==> flow/design.v <==
module xtea_dec(
    input clock, reset, en, start,
    input[127:0] data_i, key,
    output ready,
    output[127:0] data_o
);
reg[127:0] d, k, result;
wire[31:0] y0, z0, y1, z1;
assign y0 = d[127:96], z0 = d[95:64],
       y1 = d[ 63:32], z1 = d[31:0];
reg[31:0] sum, delta;
wire[1:0] idx;
wire[31:0] key_at_idx;
reg[6:0] i;
reg[2:0] EA, PE;
always @(posedge clock, posedge reset)
begin
    if(reset) begin
        EA <= 3'b000;
    end
    else begin
        EA <= PE;
    end
end
always @*
begin
case(EA)
        3'b000:
            if(start && !en) PE <= 3'b001;
            else             PE <= 3'b000;
        3'b001:
            if(i<32)    PE <= 3'b011;
            else        PE <= 3'b101;
        3'b011:      PE <= 3'b010;
        3'b010:      PE <= 3'b001;
        3'b101:          PE <= 3'b000;
        default:        PE <= 3'b000;
    endcase
end
always @(posedge clock, posedge reset)
begin
    if(reset) begin
        d <= 0;
        k <= 0;
        result <= 0;
        sum <= 32'hC6EF3720;
        delta <= 32'h9E3779B9;
        i <= 0;
    end
    else
        case(EA)
            3'b000:
            begin
                d <= {data_i[31:0], data_i[63:32], data_i[95:64], data_i[127:96]};
                k <= {key[31:0], key[63:32], key[95:64], key[127:96]};
                sum <= 32'hC6EF3720;
                delta <= 32'h9E3779B9;
                i <= 0;
            end
            3'b010:
            begin
                d[127:96] <= y0 - ((((z0 << 4) ^ (z0 >> 5)) + z0) ^ (sum + key_at_idx));
                d[63:32] <= y1 - ((((z1 << 4) ^ (z1 >> 5)) + z1) ^ (sum + key_at_idx));
                i <= i + 1;
            end
            3'b011:
            begin
                d[95:64] <= z0 - ((((y0 << 4) ^ (y0 >> 5)) + y0) ^ (sum + key_at_idx));
                d[31:0] <= z1 - ((((y1 << 4) ^ (y1 >> 5)) + y1) ^ (sum + key_at_idx));
                sum <= sum - delta;
            end
            3'b101:
            begin
                result <= d;
            end
            default: begin 
            end
        endcase
end
assign ready = (EA == 3'b101) ? 1 : 0;
assign data_o = {result[31:0], result[63:32], result[95:64], result[127:96]};
assign idx = (EA == 3'b010) ? sum & 3 :
             (EA == 3'b011) ? (sum>>11) & 3 : 0;
assign key_at_idx = (idx == 0) ? k[127:96] :
                    (idx == 1) ? k[ 95:64] : 
                    (idx == 2) ? k[ 63:32] : k[31:0];
endmodule
module xtea_enc(
    input clock, reset, en, start,
    input[127:0] data_i, key,
    output ready,
    output[127:0] data_o
);
reg[127:0] d, k, result;
wire[31:0] y0, z0, y1, z1;
assign y0 = d[127:96], z0 = d[95:64],
       y1 = d[ 63:32], z1 = d[31:0];
reg[31:0] sum, delta;
wire[1:0] idx;
wire[31:0] key_at_idx;
reg[6:0] i;
reg[2:0] EA, PE;
always @(posedge clock, posedge reset)
begin
    if(reset) begin
        EA <= 3'b000;
    end
    else begin
        EA <= PE;
    end
end
always @*
begin
case(EA)
        3'b000:
            if(start && en) PE <= 3'b001;
            else            PE <= 3'b000;
        3'b001:
            if(i<32)    PE <= 3'b010;
            else        PE <= 3'b101;
        3'b010:      PE <= 3'b011;
        3'b011:      PE <= 3'b001;
        3'b101:          PE <= 3'b000;
        default:        PE <= 3'b000;
    endcase
end
always @(posedge clock, posedge reset)
begin
    if(reset) begin
        d <= 0;
        k <= 0;
        result <= 0;
        sum <= 0;
        delta <= 32'h9E3779B9;
        i <= 0;
    end
    else
        case(EA)
            3'b000:
            begin
                d <= {data_i[31:0], data_i[63:32], data_i[95:64], data_i[127:96]};
                k <= {key[31:0], key[63:32], key[95:64], key[127:96]};
                sum <= 0;
                delta <= 32'h9E3779B9;
                i <= 0;
            end
            3'b011:
            begin
                d[95:64] <= z0 + ((((y0 << 4) ^ (y0 >> 5)) + y0) ^ (sum + key_at_idx));
                d[31:0] <= z1 + ((((y1 << 4) ^ (y1 >> 5)) + y1) ^ (sum + key_at_idx));
                i <= i + 1;
            end
            3'b010:
            begin
                d[127:96] <= y0 + ((((z0 << 4) ^ (z0 >> 5)) + z0) ^ (sum + key_at_idx));
                d[63:32] <= y1 + ((((z1 << 4) ^ (z1 >> 5)) + z1) ^ (sum + key_at_idx));
                sum <= sum + delta;
            end
            3'b101:
                result <= d;
            default: begin 
            end
        endcase
end
assign ready = (EA == 3'b101) ? 1 : 0;
assign data_o = {result[31:0], result[63:32], result[95:64], result[127:96]};
assign idx = (EA == 3'b010) ? sum & 3 :
             (EA == 3'b011) ? (sum>>11) & 3 : 0;
assign key_at_idx = (idx == 0) ? k[127:96] :
                    (idx == 1) ? k[ 95:64] : 
                    (idx == 2) ? k[ 63:32] : k[31:0];
endmodule
module xtea_top(
    input clock, reset, cfg, start,
    input[127:0] data_i, key,
    output busy, ready,
    output[127:0] data_o
);
reg[2:0] EA, PE;
wire[127:0] enc_out, dec_out;
wire enc_r, dec_r;
always @(posedge clock, posedge reset)
begin
    if(reset) begin
        EA <= 3'b000;
    end
    else begin
        EA <= PE;
    end
end
always @*
begin
    case(EA)
        3'b000:
        begin
            if(start && cfg)   
                PE <= 3'b001;
            else if(start && !cfg) 
                    PE <= 3'b010;
                 else 
                    PE <= 3'b000;
        end
        3'b001:
            if(enc_r)   PE <= 3'b011;
            else        PE <= 3'b001;
        3'b010:
            if(dec_r)   PE <= 3'b100;
            else        PE <= 3'b010;
        3'b011:      PE <= 3'b000;
        3'b100:      PE <= 3'b000;
        default:        PE <= 3'b000;
    endcase
end
xtea_enc ENC_DRIVER(
    .clock(clock), .reset(reset), .en(cfg),
    .start(start), .data_i(data_i), .key(key), 
    .ready(enc_r), .data_o(enc_out)
);
xtea_dec DEC_DRIVER(
    .clock(clock), .reset(reset), .en(cfg),
    .start(start), .data_i(data_i), .key(key), 
    .ready(dec_r), .data_o(dec_out)
);
assign data_o = (EA == 3'b011) ? enc_out :
                (EA == 3'b100) ? dec_out : 0;
assign ready = (enc_r || dec_r);
assign busy = (EA != 3'b000) ? 1 : 0; 
endmodule
# From RTL to reports: xtea_top
# The steps from the RTL of xtea_top to its reports follow in flow order.
# Line numbers count from 1 in the design file above.
# Operators carry their Yosys type and port widths (W data, S select, Z words).
# Cell names lack the library's common part.
# The mark -- stands for no value.
dict set report setup {
  top {xtea_top}
  clock_port {clock}
  library {sky130hd}
  pvt_corner {tt_025C_1v80}
}

# Elaborated design
# Counts by Yosys on the flattened word-level netlist (proc, flatten, opt, wreduce; memories kept). Register bits leave out memories and registers merged into their read ports (data or address). Print and check cells are left out. Cells with the same type and inputs are merged into one.
dict set report classes {
  n_eq 16
  compare 2
  n_div 0
  n_reduce_logical 14
  addsub 22
  n_mul 0
  mux 38
  shifts 0
  bitwise 16
}
# op n
set ops {}
lappend ops {{$pmux W32 S2} 10}
lappend ops {{$add A32 B32 Y32} 14}
lappend ops {{$xor A32 B27 Y32} 8}
lappend ops {{$xor A32 B32 Y32} 8}
lappend ops {{$mux W128} 2}
lappend ops {{$mux W32} 6}
lappend ops {{$sub A32 B32 Y32} 4}
lappend ops {{$add A32 B32 Y32 const B} 1}
lappend ops {{$sub A32 B32 Y32 const B} 1}
lappend ops {{$pmux W7 S2} 2}
lappend ops {{$pmux W3 S4} 2}
lappend ops {{$eq A3 B2 Y1 const B} 6}
lappend ops {{$add A7 B1 Y7 const B} 2}
lappend ops {{$lt A7 B6 Y1 const B} 2}
lappend ops {{$mux W2} 7}
lappend ops {{$eq A3 B1 Y1 const B} 3}
lappend ops {{$eq A3 B3 Y1 const B} 3}
lappend ops {{$logic_not A3 Y1} 3}
lappend ops {{$pmux W3 S3} 1}
lappend ops {{$mux W3} 3}
lappend ops {{$reduce_bool A2 Y1} 4}
lappend ops {{$mux W1} 5}
lappend ops {{$eq A2 B1 Y1 const B} 2}
lappend ops {{$eq A2 B2 Y1 const B} 2}
lappend ops {{$logic_not A2 Y1} 2}
lappend ops {{$reduce_bool A3 Y1} 1}
lappend ops {{$logic_and A1 B1 Y1} 2}
lappend ops {{$logic_or A1 B1 Y1} 1}
lappend ops {{$logic_not A1 Y1} 1}
dict set report bits {
  ramBits 0
  n_memories 0
  latch_bits 0
  mem_bits_ro 0
  register_bits 855
  clocked_rd_ports_x_width 0
  output_inout_bits 130
  inputBits 260
}

# Longest topological paths
# Depth = most cells in a row (Yosys ltp): at word level without a register or memory, in the mapped netlist without a sequential cell, where the memories' decode and read muxes count.
dict set report logic_depth {
  depth_word 11
  abc_area 0
  mapped_depth 33
  depth_no_buf 31
}

# Mapped cells and area
# The flow's flattened synthesis, as Yosys stat reports it; memories are mapped. The netlist is that of the ABC_AREA named above (0 if unset); the other value can give another one.
# Totals and module areas in this step are rounded.
# cell_type n type_area_um2
set types {}
lappend types {dfrtp_1 840 2.1E+04}
lappend types {ha_1 582 7.28E+03}
lappend types {mux2_2 537 6047.05}
lappend types {xnor2_1 546 4.78E+03}
lappend types {xor2_1 413 3.62E+03}
lappend types {a21oi_1 489 2.45E+03}
lappend types {o21ai_0 478 2.39E+03}
lappend types {mux2i_1 213 2.13E+03}
lappend types {nand2_1 558 2.09E+03}
lappend types {a21o_1 244 1.83E+03}
lappend types {a22o_1 133 1.16E+03}
lappend types {nor2_1 263 987.197}
lappend types {a211oi_1 120 900.864}
lappend types {mux4_2 32 720.691}
lappend types {clkbuf_1 182 683.155}
lappend types {inv_1 167 626.851}
lappend types {o21a_1 76 570.547}
lappend types {o21bai_1 74 555.533}
# Other cell types: 72; their cells: 1055.
dict set report synth_totals {
  sequential_area_um2 21500
  mapped_cells 7002
  buffers 235
  area_um2 67800
  ff_cells 859
}
# The figures by module come from a second, unflattened synthesis with its own total; it is not the netlist above.
dict set report hier_totals {
  cells_unflattened 7027
  area_unflattened_um2 68100
}
# Rows give one instance, submodules left out.
# mod cells n_inst area_um2 seq_area_um2
set modules {}
lappend modules {xtea_enc 3377 1 33300 10700}
lappend modules {xtea_dec 3479 1 33100 10700}
lappend modules {xtea_top 171 1 1720 75.1}

# Timing after synthesis
# Source: OpenSTA report_checks on the synthesized netlist (no wires, ideal clock, input and output delay 20% of the period each), path of least setup slack; recovery checks are left aside. Register names are those of the netlist, which keeps one name where synthesis merged equal registers.
dict set report synth_path {
  path_kind {flip-flop to flip-flop}
  from {register DEC_DRIVER.EA}
  to {register DEC_DRIVER.d[30]}
  tclk_ps 9830
  required_time_ps 9691
  setup_time_ps 139
  t_first_pin_ps 0
  setup_slack_ps 2770
  delay_ps 7060
  arrival_ps 6921
  n_path_buf 2
  path_stages 30
  period_less_setup_slack_ps 7060
}
# "delay_ps" = arrival - input delay + setup time.
# "path_stages" counts driving pins, that of a launching flip-flop among them; a cell with two outputs on the path counts twice.
# "period_less_setup_slack_ps" = period - worst setup slack (recovery checks aside). The figure is calculated, with input and output delays left at 20% of the set period.
# Where an end lacks its bit number, it is one bit of the signal, or one of the new flip-flops if synthesis recoded a state register.
# A register here has more assigning lines than the two given.
dict set report synth_via {
  path_cell_list {dfrtp_1 clkbuf_1 inv_1 and3_1 a21oi_1 clkbuf_1 mux4_2 ha_1 inv_1 fa_1 nor2b_1 o21a_1 o21a_1 o41a_1 a21oi_1 xnor2_1 xnor2_1 xor2_1 ha_1 and3_1 a221o_1 a21oi_1 o31ai_1 a22oi_1 o221ai_1 o41ai_2 o21ai_0 a221o_1 xnor2_1 o21ai_0}
}
# item line_no
set synth_lines {}
lappend synth_lines {{start: declaration} 15} ;# reg[2:0] EA, PE;
lappend synth_lines {{start: assignment} 19} ;# EA <= 3'b000;
lappend synth_lines {{start: assignment} 22} ;# EA <= PE;
lappend synth_lines {{end: assignment} 54} ;# d <= {data_i[31:0], data_i[63:32], data_i[95:64], data_i[127:96]};
lappend synth_lines {{end: assignment} 69} ;# d[31:0] <= z1 - ((((y1 << 4) ^ (y1 >> 5)) + y1) ^ (sum + key_at_idx));
lappend synth_lines {{end: declaration} 7} ;# reg[127:0] d, k, result;
# No chain of elaborated cells between the ends is given.

# Path in the finished layout
# Path of least setup slack in the final report of record 2 (OpenROAD, finished layout, wires in). Where an end is a register, its clock arrival counts in the times.
# The report prints the path's times to 10 ps; the period is as set.
dict set report layout_path {
  path_kind {flip-flop to flip-flop}
  from {register DEC_DRIVER.EA}
  to {register DEC_DRIVER.d[30]}
  setup_time_ps 140
  tclk_ps 14500
  setup_slack_ps 5720
  arrival_ps 9360
  path_stages 29
  t_first_pin_ps 720
  n_path_buf 3
  required_time_ps 15080
}
# Where an end lacks its bit number, it is one bit of the signal, or one of the new flip-flops if synthesis recoded a state register.
# A register here has more assigning lines than the two given.
dict set report layout_via {
  path_cell_list {dfrtp_4 inv_2 buf_4 and3_1 a21oi_4 buf_4 mux4_2 ha_1 a211o_1 nor3_1 a21oi_1 o41a_1 a21oi_1 xnor2_1 buf_4 xnor2_1 xor2_1 ha_1 and3_1 a221o_1 a21oi_1 o31ai_1 a22oi_1 o221ai_1 o41ai_2 o21ai_0 a221o_1 xnor2_1 o21ai_0}
}
# item line_no
set layout_lines {}
lappend layout_lines {{start: declaration} 15} ;# reg[2:0] EA, PE;
lappend layout_lines {{start: assignment} 19} ;# EA <= 3'b000;
lappend layout_lines {{start: assignment} 22} ;# EA <= PE;
lappend layout_lines {{end: assignment} 54} ;# d <= {data_i[31:0], data_i[63:32], data_i[95:64], data_i[127:96]};
lappend layout_lines {{end: assignment} 69} ;# d[31:0] <= z1 - ((((y1 << 4) ^ (y1 >> 5)) + y1) ^ (sum + key_at_idx));
lappend layout_lines {{end: declaration} 7} ;# reg[127:0] d, k, result;
# No chain of elaborated cells between the ends is given.

# Measured data: module xtea_top, platform sky130hd, 2 stored runs of the flow under differing settings, order arbitrary. Input and output delays are each 20% of the period that was set; the output load is 0.01 pF.
# "achieved_clock_period_ps" means the clock period less the worst setup slack. The figure is calculated, with input and output delays left at 20% of the set period.
# "worst_path_allowed_less_slack_ps" means the part of the period allowed to the worst setup path (the constraints hold back 20% at inputs and 20% at outputs) less its slack; where the path has registers, the arrival times of their clocks count too.
# "power_total_mw": no workload was simulated; the value follows from the tool's default switching activity.
# "worst_path_allowed_less_slack_ps" is given in steps of 10 ps.
# The measured numbers are rounded.
run="record 1" settings period_ns=11.5 CORE_UTILIZATION=66 SETUP_SLACK_MARGIN=-0.47 HOLD_SLACK_MARGIN=0.19 CORE_ASPECT_RATIO=0.8 CORE_MARGIN=2 CELL_PAD_IN_SITES_DETAIL_PLACEMENT=2 CAP_MARGIN=5 SLEW_MARGIN=20
run="record 1" outcome="did not finish, placement stopped with DPL-0033"
run="record 2" settings period_ns=14.5 CORE_UTILIZATION=15 SETUP_SLACK_MARGIN=0.17 PLACE_DENSITY_LB_ADDON=0.23 GPL_TIMING_DRIVEN=1 CTS_CLUSTER_SIZE=84 SLEW_MARGIN=35 MIN_ROUTING_LAYER="met1" MAX_ROUTING_LAYER="met4" CAP_MARGIN=20 CORE_MARGIN=2
run="record 2" results yosys_chip_area_um2=67800 die_um2=457000 layout_utilization_pct=18.5 fin_ws_ps=5720 hold_ws_ps=493 power_total_mw=5.58 achieved_clock_period_ps=8781 worst_path_allowed_less_slack_ps=8780 worstPathKind="flip-flop to flip-flop"
